==> flow/design.v <==
module traffic_light (
    input wire clk, button, rx,
    output reg redLight, yellowLight, greenLight, tx, a,b,c,d,e,f,g,
    output reg [1:0] selectUart
);
reg [23:0] counter = 0;
reg [2:0] secCounter = 0;
reg [2:0] secCounterDisplay = 3'd4;
reg [2:0] trafficLightStates = 3'b100;  
reg error = 0;
reg buttonStable = 0;
reg buttonPressed = 0;
reg override = 0;
reg overridden = 0;
reg [2:0] overrideState = 0;
wire [7:0] pcInput;
reg [7:0] segmentDisplay = 0;
assign unused = 0;
traffic_light_uarttx uarttx_module (
    .clk(clk),
    .selectUart(selectUart),
    .tx(tx)
);
traffic_light_uartrx uartrx_module (
    .clk(clk),
    .pcInput(pcInput),
    .rx(rx)
);
always @(posedge clk) begin
    case (pcInput)
        "G": begin
            overrideState <= 3'b100;
            override <= 1;
        end
        "Y": begin
            overrideState <= 3'b110;
            override <= 1;
        end
        "R": begin
            overrideState <= 3'b001;
            override <= 1;
        end
        "X": begin
            override <= 0;
        end
    endcase
    counter <= counter + 1;
    if (button && !buttonStable && !buttonPressed) begin
        buttonStable <= 1;
        selectUart <= 2'b11;
        secCounterDisplay <= secCounterDisplay - 1;
    end
    if (override && !overridden) begin
        override <= 0;
        overridden <= 1;
        trafficLightStates <= overrideState;
        counter <= 0;
        secCounter <= 0;
    end
    if (counter == 12000000) begin
        counter <= 0;
        secCounter <= secCounter + 1;
    end
        case (trafficLightStates)
            3'b100: begin
                if (buttonStable) begin
                    buttonPressed <= 1;
                    secCounter <= secCounter + 1;
                    buttonStable <= 0;
                end
                else if (secCounter >= 4) begin
                    secCounter <= 0;
                    overridden <= 0;
                    trafficLightStates <= 3'b110;
                    selectUart <= 2'b01;
                end
            end
            3'b110: begin;
                if (secCounter >= 2) begin
                    secCounter <= 0; 
                    overridden <= 0;
                    trafficLightStates <= 3'b001;
                    selectUart <= 2'b10;
                end
            end
            3'b001: begin
                if (secCounter >= 4) begin
                    secCounter <= 0;
                    overridden <= 0;
                    trafficLightStates <= 3'b100;
                    selectUart <= 2'b00;     
                    buttonPressed <= 0;  
                end
            end
        endcase
    case (trafficLightStates)
        3'b100: secCounterDisplay <= 4 - secCounter;
        3'b110: secCounterDisplay <= 2 - secCounter;
        3'b001: secCounterDisplay <= 4 - secCounter;
    endcase
    case (secCounterDisplay)  
        3'd0: segmentDisplay <= 7'b1111110;  
        3'd1: segmentDisplay <= 7'b0110000;  
        3'd2: segmentDisplay <= 7'b1101101;  
        3'd3: segmentDisplay <= 7'b1111001;  
        3'd4: segmentDisplay <= 7'b0110011;  
        3'd5: segmentDisplay <= 7'b1011011;  
        3'd6: segmentDisplay <= 7'b1011111;  
        3'd7: segmentDisplay <= 7'b1110000;  
        3'd8: segmentDisplay <= 7'b1111111;  
        3'd9: segmentDisplay <= 7'b1111011;  
        default: segmentDisplay <= 7'b0000000;
    endcase
    if (override) segmentDisplay <= 0;
    {a,b,c,d,e,f,g} = ~segmentDisplay;
    greenLight <= trafficLightStates[0];
    yellowLight <= trafficLightStates[1];
    redLight <= trafficLightStates[2];
end
endmodule
module traffic_light_uartrx (
    input wire clk, 
    input wire rx,
    output reg [7:0] pcInput
);
reg signed [7:0] baudCounter = 0;
initial pcInput = 0;
reg [7:0] message = 0;
reg idle = 1;
reg [3:0] sending = 0;
always @(posedge clk) begin
    if (rx == 0 && idle) begin
        idle <= 0;
        baudCounter <= -52;
    end
    if (!idle) begin
        baudCounter <= baudCounter + 1;
        if (baudCounter == 104) begin
            baudCounter <= 0;
            if (sending < 8) begin
                message <= {rx, message[7:1]};
                sending <= sending + 1;
            end
            else begin
                pcInput <= message;
                sending <= 0;
                idle <= 1;
            end
        end
    end
end
endmodule
module traffic_light_uarttx (
    input wire clk, 
    input wire [1:0] selectUart,
    output reg tx
);
reg [23:0] counter = 0;
reg [1:0] prevSelectUart = 1;
reg [6:0] baudCounter = 0;
reg [7:0] message [10:0];
reg stop = 0;
reg start = 1;
reg [3:0] sending = 0;
reg [3:0] index = 0;
reg [3:0] messageLength;
reg [7:0] tempShift;
integer i;
initial begin
    tx = 1;
end 
always @(posedge clk) begin
    case (selectUart)
        2'b00: begin
            message[0] <= "G";
            message[1] <= "r";
            message[2] <= "e";
            message[3] <= "e";
            message[4] <= "n";
            message[5] <= " ";
            message[6] <= 8'd0;
            message[7] <= 8'd0;
            message[8] <= 8'd0;
            message[9] <= 8'd0;
            message[10] <= 8'd0;
            messageLength <= 6;
        end
        2'b01: begin
            message[0] <= "Y";
            message[1] <= "e";
            message[2] <= "l";
            message[3] <= "l";
            message[4] <= "o";
            message[5] <= "w";
            message[6] <= " ";
            message[7] <= 8'd0;
            message[8] <= 8'd0;
            message[9] <= 8'd0;
            message[10] <= 8'd0;
            messageLength <= 7;
        end
        2'b10: begin
            message[0] <= "R";
            message[1] <= "e";
            message[2] <= "d";
            message[3] <= " ";
            message[4] <= 8'd0;
            message[5] <= 8'd0;
            message[6] <= 8'd0;
            message[7] <= 8'd0;
            message[8] <= 8'd0;
            message[9] <= 8'd0;
            message[10] <= 8'd0;
            messageLength <= 4;
        end
        2'b11: begin
            message[0] <= "P";
            message[1] <= "e";
            message[2] <= "d";
            message[3] <= "e";
            message[4] <= "s";
            message[5] <= "t";
            message[6] <= "r";
            message[7] <= "i";
            message[8] <= "a";
            message[9] <= "n";
            message[10] <= " ";
            messageLength <= 11;
        end 
    endcase
    baudCounter <= baudCounter + 1;
    if (baudCounter >= 104) begin
        baudCounter <= 0;
        if (index == messageLength || selectUart == prevSelectUart) begin 
            tx <= 1;
            index <= 0;
            prevSelectUart <= selectUart;
        end
        else if (start) begin
            tx <= 0;
            start <= 0;
        end
        else if (stop) begin
            stop <= 0;
            sending <= 0;
            start <= 1;
        end
        else begin
            if (sending < 8) begin
                tx <= tempShift[0];  
                tempShift <= tempShift >> 1;
                sending <= sending + 1;
            end
            else begin
                stop <= 1;
                tx <= 1;
                index <= index + 1;
                tempShift <= message[index];
            end
        end
    end
end
endmodule
# Step by step through the tools: traffic_light
# The steps from the RTL of traffic_light to its reports follow in flow order.
# Line numbers count from 1 in the design file above.
# Operators: Yosys type, input widths -> output width; for muxes data width and select width s.
# Cell names lack the library's common part.
# A cell with - has no value.
# design
top_module	traffic_light
clock_port	clk
lib	sky130hd
pvt_corner	tt_025C_1v80

# Word level
# Yosys after proc, flatten, opt, wreduce and memory -nomap, before mapping. Print and check cells are not counted.
# Memory sizes are those after Yosys's memory passes, which may raise the word count (mostly to a power of two), join words into wider ones and drop unused or constant bits.
# classes
n_addsub	10
compare	5
equal	31
muxes	63
logic	7
reduce_and_logical	34
# ops
op	n
$pmux 8 s4	3
$pmux 8 s11	1
$pmux 8 s2	5
$pmux 8 s3	3
$mux 3	11
$eq 8x7->1 const B	4
$pmux 3 s3	3
$add 24x1->24 const B	1
$eq 24x24->1 const B	1
$mux 8	3
$mux 1	18
$eq 4x3->1 const B	4
$pmux 4 s4	1
$mux 4	4
$reduce_and 3->1	4
$add 4x1->4 const B	3
$eq 4x4->1 const B	3
$reduce_and 4->1	3
$ne 2x2->1 const B	5
$reduce_or 2->1	5
$mux 2	5
$reduce_or 3->1	3
$reduce_and 2->1	4
$eq 4x2->1 const B	2
$lt 4x4->1 const B	2
$add 8x2->8 const B	1
$eq 8x8->1 const B	1
$add 7x1->7 const B	1
# Other operator kinds: 30; their cells: 46.
# bits
reg_bits	201
rom_bits	56
clocked_rd_ports_x_width	7
mem_count	1
input_bits	3
out_inout_bits	13
wordCells	197
# mem_list
memory	words	width	read_ports	write_ports	line	source
(no name shown)	8	7	1	0	101	case (secCounterDisplay)

# Depth
# Longest topological path by Yosys (ltp), each cell counted once; first at word level (registers and memories cut), then after technology mapping (sequential cells cut; the memories' decode and read muxes count).
# logic_depth
ltp_word	7
ABC_AREA	0
depth_mapped	7

# After synthesis
# Source: synth_stat.txt of the flow (Yosys; design flattened, memories mapped). It holds for the ABC_AREA given above (unset counts as 0); a run with the other value may have another netlist.
# Totals and module areas in this step are rounded.
# types
cell	n
edfxtp_1	55
dfxtp_1	70
ha_1	26
xnor2_1	27
nor2_1	56
inv_1	45
a21oi_1	23
nand2_1	29
o21ai_0	20
nand3_1	17
xor2_1	9
clkbuf_1	20
nor2b_1	12
o31ai_1	9
nand4_1	10
nor3_1	12
or4_1	7
a22o_1	5
# Not listed: further types 39, cells in them 110.
# synth_totals
cells	562
yosys_area_um2	5760
ff_cells	125
buf_cells	21
# By module: a second synthesis without flattening, with its own total; a netlist apart from the flattened one above.
# hier_totals
cells_unflattened	549
area_unflattened_um2	5800
# Rows give one instance, submodules left out.
# by_module
mod	n_inst	cells	area_um2
traffic_light	1	276	2570
traffic_light_uarttx	1	195	2040
traffic_light_uartrx	1	78	1180

# Path before layout
# OpenSTA on the mapped netlist: ideal clock, no wires. The path of least setup slack (recovery checks aside). Input and output delay are each 20% of the period. Register names are those of the netlist, which keeps one name where synthesis merged equal registers.
# synth_path
path_type	reg2reg
startpoint	reg uartrx_module.baudCounter[0]
endpoint	reg uartrx_module.message[0]
tclk_ns	2.48
setup_time_ns	0.373
arrival_ns	1.951
t_required_ns	2.107
path_slack_ns	0.156
delay_ns	2.324
stages	7
period_less_setup_slack_ns	2.324
# "delay_ns" = arrival - input delay + setup time.
# "stages": output pins that drive a net of the path, with the launching flip-flop's if there is one; two outputs of one cell count as two.
# "period_less_setup_slack_ns" is the clock period less the worst setup slack; recovery checks do not enter. This is arithmetic on one report: input and output delays are still those of the set period (20% each).
# The rows between start and end are the longest chain of elaborated cells between them; the timing report does not say that the signal goes this way. Where chains are equally long, one stands for them.
# A line is the first line of the expression or statement that the cell stems from. Yosys adds cells for indexed reads and writes and turns some case tables into memories.
# At most two assigning lines are given for a register; there are more.
# synth_between
path_cell_list	edfxtp_1 > inv_1 > ha_1 > nand3b_1 > nor4_1 > nor2b_1 > nor2b_1
elab_chain_len	2
cells_between	2
cone_lines	1
# synth_rtl
element	line	source
start: declaration	126	reg signed [7:0] baudCounter = 0;
start: assignment	134	baudCounter <= -52;
start: assignment	137	baudCounter <= baudCounter + 1;
$eq 8x8->1	138	if (baudCounter == 104) begin
$reduce_and 3->1	-
end: assignment	141	message <= {rx, message[7:1]};
end: declaration	128	reg [7:0] message = 0;

# Timing after layout
# Path of least setup slack in the final report of entry A (OpenROAD, finished layout, wires in). Where an end is a register, its clock arrival counts in the times.
# layout_path
path_type	reg2reg
startpoint	reg counter[0]
endpoint	reg counter[22]
tclk_ns	2.53
setup_time_ns	0.07
arrival_ns	2.31
t_required_ns	2.87
path_slack_ns	0.56
stages	6
# The rows between start and end are the longest chain of elaborated cells between them; the timing report does not say that the signal goes this way. Where chains are equally long, one stands for them.
# At most two assigning lines are given for a register; there are more.
# layout_between
path_cell_list	dfxtp_4 > ha_4 > nand4_4 > or4_4 > or4_1 > a21oi_1
elab_chain_len	2
cells_between	3
cone_lines	2
# layout_rtl
element	line	source
start: declaration	6	reg [23:0] counter = 0;
start: assignment	47	counter <= counter + 1;
start: assignment	57	counter <= 0;
$eq 24x24->1	60	if (counter == 12000000) begin
$reduce_or 2->1	-
end: assignment	47
end: assignment	61	counter <= 0;
end: declaration	6

Measured results for traffic_light: 2 stored runs of the Yosys and OpenROAD flow on sky130hd. The settings differ; the order carries no meaning. The constraints put input and output delay at 20% of the set period each and load the outputs with 0.01 pF.
By "achieved_period_ns" is meant the clock period of the run minus its worst setup slack. This is arithmetic on one report: input and output delays are still those of the set period (20% each).
"worst_path_ns" = time allowed to the worst setup path (clock period - input delay - output delay, where it has them) - its slack; a late launch clock adds to it, a late capture clock takes from it.
"power.total_mw" rests on the timing tool's default activity at the inputs, not on a simulated workload.
Measured values are rounded.

Entry A, flow files:
==> flow/run.sh <==
#!/bin/bash
# the make line also repeats the synthesis and layout settings of config.mk as NAME=value (left out here)
make -C /OpenROAD-flow-scripts/flow DESIGN_CONFIG=/design/flow/config.mk WORK_HOME=/design/flow/orfs CLKGATE_MAP_FILE= finish
==> flow/config.mk <==
export PLATFORM = sky130hd
export DESIGN_NAME = traffic_light
export DESIGN_NICKNAME = traffic_light
export VERILOG_FILES = /design/flow/design.v
export SDC_FILE = /design/flow/constraint.sdc
export NUM_CORES = 4
export LEC_CHECK = 0
export CAP_MARGIN = 10
export CORE_ASPECT_RATIO = 1.0
export CORE_MARGIN = 2
export CORE_UTILIZATION = 50
export CTS_CLUSTER_DIAMETER = 168
export CTS_CLUSTER_SIZE = 92
export GPL_ROUTABILITY_DRIVEN = 0
export HOLD_SLACK_MARGIN = -0.09
export SETUP_SLACK_MARGIN = 0.49
export SLEW_MARGIN = 20
export TNS_END_PERCENT = 60
==> flow/constraint.sdc <==
create_clock -name core_clock -period 2.53 [get_ports {clk}]
set_input_delay 0.5060 -clock core_clock [delete_from_list [all_inputs] [get_ports {clk}]]
set_output_delay 0.5060 -clock core_clock [all_outputs]
set_load 0.01 [all_outputs]

==> results of entry A, as CSV <==
result,value
stdcell_area_um2,6850
power.total_mw,4.53
dieArea_um2,12400
worst_path_ns,1.97
worstPathKind,"reg2reg"
yosys.chip_area_um2,5760
tns_ns,0.000
utilization_pct,60.5
achieved_period_ns,1.969
timing.setup.ws_ns,0.561
final_hold_ws_ns,0.355

Entry B, flow files:
==> flow/run.sh <==
#!/bin/bash
# the make line also repeats the synthesis and layout settings of config.mk as NAME=value (left out here)
make -C /OpenROAD-flow-scripts/flow DESIGN_CONFIG=/design/flow/config.mk WORK_HOME=/design/flow/orfs CLKGATE_MAP_FILE= finish
==> flow/config.mk <==
export PLATFORM = sky130hd
export DESIGN_NAME = traffic_light
export DESIGN_NICKNAME = traffic_light
export VERILOG_FILES = /design/flow/design.v
export SDC_FILE = /design/flow/constraint.sdc
export NUM_CORES = 4
export LEC_CHECK = 0
export CAP_MARGIN = 25
export CELL_PAD_IN_SITES_GLOBAL_PLACEMENT = 3
export CORE_MARGIN = 2
export CORE_UTILIZATION = 15
export GPL_ROUTABILITY_DRIVEN = 1
export GPL_TIMING_DRIVEN = 1
export PLACE_DENSITY = 0.64
export SLEW_MARGIN = 15
export TNS_END_PERCENT = 25
==> flow/constraint.sdc <==
create_clock -name core_clock -period 1.7 [get_ports {clk}]
set_input_delay 0.3400 -clock core_clock [delete_from_list [all_inputs] [get_ports {clk}]]
set_output_delay 0.3400 -clock core_clock [all_outputs]
set_load 0.01 [all_outputs]

==> results of entry B, as CSV <==
result,value
stdcell_area_um2,8330
power.total_mw,6.71
dieArea_um2,40000
worst_path_ns,1.78
worstPathKind,"reg2reg"
yosys.chip_area_um2,5760
tns_ns,-1.12
utilization_pct,22.1
achieved_period_ns,1.780
timing.setup.ws_ns,-0.080
final_hold_ws_ns,0.354
